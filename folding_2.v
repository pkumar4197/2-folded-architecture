==> flow/design.v <==
`timescale 1ns / 1ps
module folding_2(Xn,Yn,a,b,clk,switch,rst);
parameter n=16;
input [n-1:0]Xn,a,b;
input clk,switch,rst;
output reg [n-1:0]Yn;
wire signed [n-1:0]w[1:15];
mult_16X16 M(w[14],w[9],w[10]);       
ripplemod add( w[1],w[15], 0, w[2], );  
mux u1(w[12],Xn,w[1],switch);
mux u2(w[13],w[3],w[15],switch);
mux u3(w[5],w[8],w[9],switch);
mux u4(a,b,w[14],switch);
delay d1(w[2],w[3],clk,rst);
delay d2(w[3],w[4],clk,rst);
delay d3(w[4],w[5],clk,rst);
delay d4(w[5],w[6],clk,rst);
delay d5(w[6],w[7],clk,rst);
delay d6(w[7],w[8],clk,rst);
delay d7(w[10],w[11],clk,rst);
delay d8(w[11],w[12],clk,rst); 
delay d9(w[12],w[13],clk,rst);
always@(posedge clk)
if(switch==0)
 Yn=w[3];
endmodule
module fulladd(a, b, cin, sum, cout);
input a,b,cin;
output sum,cout;
assign sum=(a^b^cin);
assign cout=((a&b)|(b&cin)|(a&cin));
endmodule
module ripplemod(a, b, cin, sum, cout);
input [15:0] a;
input [15:0] b;
input cin;
output [15:0]sum;
output cout;
wire[14:0] c;
fulladd a1(a[0],b[0],cin,sum[0],c[0]);
fulladd aa[15:2](a[14:1],b[14:1],c[13:0],sum[14:1],c[14:1]);
fulladd a16(a[15],b[15],c[14],sum[15],cout);
endmodule
module mux(i0,i1,out,s);
parameter n=16;
input [n-1:0]i0,i1;
input s;
output reg [n-1:0]out;
always@(s)
begin
	out=s?i1:i0;
end
endmodule
module delay(in,out,clk,rst);
parameter n=16;
input [n-1:0]in;
output reg [n-1:0]out;
input clk,rst;
always@(posedge clk)
begin
	out=rst?0:in;
end
endmodule
module mult_16X16(a,b,y
    );
    input [15:0] a, b;
    output  [15:0] y;
    wire    [15:0] ab0 = a & {16{b[0]}};
    wire    [15:0] ab1 = a & {16{b[1]}};
    wire    [15:0] ab2 = a & {16{b[2]}};
    wire    [15:0] ab3 = a & {16{b[3]}};
    wire    [15:0] ab4 = a & {16{b[4]}};
    wire    [15:0] ab5 = a & {16{b[5]}};
    wire    [15:0] ab6 = a & {16{b[6]}};
    wire    [15:0] ab7 = a & {16{b[7]}};
    wire    [15:0] ab8 = a & {16{b[8]}};
    wire    [15:0] ab9 = a & {16{b[9]}};
    wire    [15:0] ab10 = a & {16{b[10]}};
    wire    [15:0] ab11 = a & {16{b[11]}};
    wire    [15:0] ab12 = a & {16{b[12]}};
    wire    [15:0] ab13 = a & {16{b[13]}};
    wire    [15:0] ab14 = a & {16{b[14]}};
    wire    [15:0] ab15 = a & {16{b[15]}};
    assign y = ({16'b1, ~ab0[15], ab0[14:0]}
               +{15'b0, ~ab1[15], ab1[14:0],1'b0}
               +{14'b0, ~ab2[15], ab2[14:0],2'b0}
               +{13'b0, ~ab3[15], ab3[14:0],3'b0}
               +{12'b0, ~ab4[15], ab4[14:0],4'b0}
               +{11'b0, ~ab5[15], ab5[14:0],5'b0}
               +{10'b0, ~ab6[15], ab6[14:0],6'b0}
               +{9'b0,  ~ab7[15], ab7[14:0],7'b0}
                 +{8'b0,~ab8[15], ab8[14:0],8'b0}
                +{7'b0, ~ab9[15], ab9[14:0],9'b0}
               +{6'b0, ~ab10[15], ab10[14:0],10'b0}
               +{5'b0, ~ab11[15], ab11[14:0],11'b0}
                +{4'b0,~ab12[15], ab12[14:0],12'b0}
              + {3'b0, ~ab13[15], ab13[14:0],13'b0}
               +{2'b0, ~ab14[15], ab14[14:0],14'b0}
               + {1'b1, ab15[15],~ab15[14:0],15'b0});
endmodule
### Tool chain data of folding_2

The steps from the RTL of folding_2 to its reports follow in flow order.
Lines are those of the file above, counted from 1.
Operators carry their Yosys type and port widths (W data, S select, Z words).
Library cell names are shortened.
The mark -- stands for no value.

* top: folding_2
* clock port: clk
* library: sky130hd
* timing corner: tt_025C_1v80

### Word-level counts

Yosys after proc, flatten, opt, wreduce and memory -nomap, before mapping. Enables and synchronous resets that opt folds into registers are not counted as muxes. Print and check cells are not counted. Equal cells are merged and count once.

* add/subtract/negate cells: 15
* bitwise operators: 120
* mux-type cells: 4

Operators by type and width (count)
* $add A16 B16 Y16: 15
* $mux W16: 4
* $and A1 B1 Y1: 44
* $xor A1 B1 Y1: 31
* $or A1 B1 Y1: 28
* $and A16 B16 Y16: 1
* $and A15 B15 Y15: 1
* $and A14 B14 Y14: 1
* $and A13 B13 Y13: 1
* $and A12 B12 Y12: 1
* $and A11 B11 Y11: 1
* $and A10 B10 Y10: 1
* $and A9 B9 Y9: 1
* $and A8 B8 Y8: 1
* $and A7 B7 Y7: 1
* $and A6 B6 Y6: 1
* $and A5 B5 Y5: 1
* $and A4 B4 Y4: 1
* $and A3 B3 Y3: 1
* $not A1 Y1: 2
* $and A2 B2 Y2: 1

* input port bits: 51
* register bits after elaboration: 160

### Depth

Depth = most cells in a row (Yosys ltp): at word level without a register or memory, in the mapped netlist without a sequential cell, where the memories' decode and read muxes count.

* depth in word-level cells: 45
* ABC_AREA: 0
* mapped depth: 25

### Netlist

The flow's flattened synthesis, as Yosys stat reports it; memories are mapped. The netlist is that of the ABC_AREA named above (0 if unset); the other value can give another one.

* cell area after synthesis: 8973.6 um2
* flip-flop cells: 160
* cell count: 819

Cell types
* dfxtp_1: count 144, total area 2.88E+03 um2
* fa_1: count 98, total area 1.96E+03 um2
* nor2b_1: count 143, total area 894.608 um2
* mux2_2: count 50, total area 563.04 um2
* ha_1: count 41, total area 512.992 um2
* edfxtp_1: count 16, total area 480.461 um2
* inv_1: count 70, total area 262.752 um2
* nand2_1: count 68, total area 255.245 um2
* xnor2_1: count 26, total area 227.718 um2
* nor2_1: count 59, total area 221.462 um2
* mux2i_1: count 18, total area 180.173 um2
* clkbuf_1: count 21, total area 78.826 um2
* xor2_1: count 8, total area 70.067 um2
* a21oi_1: count 9, total area 45.043 um2
* xnor3_1: count 2, total area 45.043 um2
* a32oi_1: count 5, total area 43.792 um2
* nand2b_1: count 6, total area 37.536 um2
* o21ai_0: count 7, total area 35.034 um2

Other cell types: 13; their cells: 28.
By module: a second synthesis without flattening, with its own total; a netlist apart from the flattened one above.

* cells (unflattened synthesis): 811
* area total of the unflattened synthesis: 9643.0 um2

Rows give one instance, submodules left out.

Modules
* delay: times used 9, area 464.2 um2, cells 33, seq. area 320.3 um2
* mult_16X16: times used 1, area 3661.0 um2, cells 408, seq. area 0.0 um2
* mux: times used 4, area 249.0 um2, cells 18, seq. area 0.0 um2
* folding_2: times used 1, area 488.0 um2, cells 18, seq. area 480.5 um2
* fulladd: times used 16, area 20.0 um2, cells 1, seq. area 0.0 um2
* ripplemod: times used 1, area 0.0 um2, cells 0, seq. area 0.0 um2

### Timing after synthesis

Path of least setup slack by OpenSTA after synthesis, without wires, with an ideal clock, recovery checks aside; 20% of the period is set as input and as output delay. Where synthesis merged equal registers, the netlist keeps one of their names.

* kind: input -> register
* start point: input port switch
* end point: register d1.out[15]
* driving pins on the path: 23
* launch time at the first pin: 3700 ps
* data arrival time: 10858 ps
* external input delay: 3700 ps
* library setup time: 128 ps
* delay of the path: 7286 ps
* buffers on the path: 5
* slack: 7515 ps
* period: 18500 ps
* synthesis period reached: 10985 ps

"delay of the path" = arrival - input delay + setup time.
"driving pins on the path": output pins that drive a net of the path, with the launching flip-flop's if there is one; two outputs of one cell count as two.
"synthesis period reached" is the clock period less the worst setup slack; recovery checks do not enter. This is arithmetic on one report: input and output delays are still those of the set period (20% each).
Between the ends stands the longest chain of elaborated cells between them, by number of cells; it is not shown to be the way that was timed. Of several equally long chains one is given.
Each line given opens the expression or statement behind the cell; cells for indexed reads and writes are added by Yosys, which also makes memories of some case tables.

* cell sequence: buf_6 buf_2 buf_2 buf_1 buf_2 mux2_2 ha_1 fa_1 fa_1 fa_1 fa_1 fa_1 fa_1 fa_1 fa_1 fa_1 fa_1 fa_1 fa_1 fa_1 fa_1 xnor2_1 nor2_1
* length of the longest elaborated chain: 45
* elaborated cells on any way between the ends: 75
* those cells by class: 2 x mux; 73 x logic

Ends and longest elaborated chain, after synthesis
* start: declaration: line 5 `input clk,switch,rst;`
* $mux W16: line 51 `out=s?i1:i0;`
* $and A1 B1 Y1 x2: line 31 `assign cout=((a&b)|(b&cin)|(a&cin));`
* $or A1 B1 Y1 x2: line 31
* $and A1 B1 Y1: line 31
* $or A1 B1 Y1 x2: line 31
* $and A1 B1 Y1: line 31
* $or A1 B1 Y1 x2: line 31
* (+24 left out)
* $and A1 B1 Y1: line 31
* $or A1 B1 Y1 x2: line 31
* $and A1 B1 Y1: line 31
* $or A1 B1 Y1 x2: line 31
* $and A1 B1 Y1: line 31
* $or A1 B1 Y1 x2: line 31
* $xor A1 B1 Y1: line 30 `assign sum=(a^b^cin);`
* end: assignment: line 61 `out=rst?0:in;`
* end: declaration: line 57 `output reg [n-1:0]out;`

### Path in the finished layout

Path of least setup slack in the final report of run A (OpenROAD, finished layout, wires in). Where an end is a register, its clock arrival counts in the times.
The path's times are printed in steps of 10 ps; the period is the one set.

* kind: input -> register
* start point: input port switch
* end point: register d1.out[15]
* launch time at the first pin: 1880 ps
* buffers on the path: 1
* period: 9410 ps
* external input delay: 1880 ps
* slack: 1140 ps
* driving pins on the path: 19
* library setup time: 130 ps
* data arrival time: 8550 ps

Between the ends stands the longest chain of elaborated cells between them, by number of cells; it is not shown to be the way that was timed. Of several equally long chains one is given.

* cell sequence: buf_4 mux2_2 ha_1 fa_1 fa_1 fa_1 fa_1 fa_1 fa_1 fa_1 fa_1 fa_1 fa_1 fa_1 fa_1 fa_1 fa_1 xnor2_1 nor2_1
* length of the longest elaborated chain: 45
* elaborated cells on any way between the ends: 75
* those cells by class: 2 x mux; 73 x logic

Ends and longest elaborated chain, after layout
* start: declaration: line 5 `input clk,switch,rst;`
* $mux W16: line 51 `out=s?i1:i0;`
* $and A1 B1 Y1 x2: line 31 `assign cout=((a&b)|(b&cin)|(a&cin));`
* $or A1 B1 Y1 x2: line 31
* $and A1 B1 Y1: line 31
* $or A1 B1 Y1 x2: line 31
* $and A1 B1 Y1: line 31
* $or A1 B1 Y1 x2: line 31
* (+24 left out)
* $and A1 B1 Y1: line 31
* $or A1 B1 Y1 x2: line 31
* $and A1 B1 Y1: line 31
* $or A1 B1 Y1 x2: line 31
* $and A1 B1 Y1: line 31
* $or A1 B1 Y1 x2: line 31
* $xor A1 B1 Y1: line 30 `assign sum=(a^b^cin);`
* end: assignment: line 61 `out=rst?0:in;`
* end: declaration: line 57 `output reg [n-1:0]out;`

Appendix: measured runs

Settings and measured results of 2 stored flow runs for module folding_2 (sky130hd), not sorted in any way. The constraints put input and output delay at 20% of the set period each and load the outputs with 0.01 pF.
"achieved period": clock period set for the run, less the worst setup slack. It is reckoned from that one timing run; input and output delays stay at 20% of the period that was set.
By "critical setup path time" is meant the share of the clock period that the worst setup path is allowed (20% is reserved at inputs, 20% at outputs), minus its slack. Clock arrival times at its registers enter into it.
"critical setup path time" is known to 10 ps.

### Run A

Settings: `period_ns=9.41`, `CAP_MARGIN=20`, `CORE_MARGIN=2`, `CORE_UTILIZATION=40`, `SLEW_MARGIN=20`

- Critical setup path time: 6390 ps
- Critical path type: input -> register
- Synthesis area: 8973.6 um2
- Smallest setup slack: 1137 ps
- Utilization: 0.48
- Worst hold slack after layout: 434 ps
- Achieved period: 8273 ps
- Die area: 23648.3 um2
- Sum of negative setup slack: 0 ps

### Run B

Settings: `period_ns=9.71`, `CORE_UTILIZATION=62`, `SETUP_SLACK_MARGIN=1.91`, `PLACE_DENSITY=0.76`, `TNS_END_PERCENT=65`, `CTS_CLUSTER_SIZE=66`, `MAX_ROUTING_LAYER=met5`, `CAP_MARGIN=20`, `CORE_MARGIN=2`, `SLEW_MARGIN=20`

- Sum of negative setup slack: 0 ps
- Smallest setup slack: 2101 ps
- Utilization: 0.743
- Synthesis area: 8973.6 um2
- Worst hold slack after layout: 429 ps
- Critical setup path time: 5670 ps
- Critical path type: input -> register
- Die area: 15451.7 um2
- Achieved period: 7609 ps
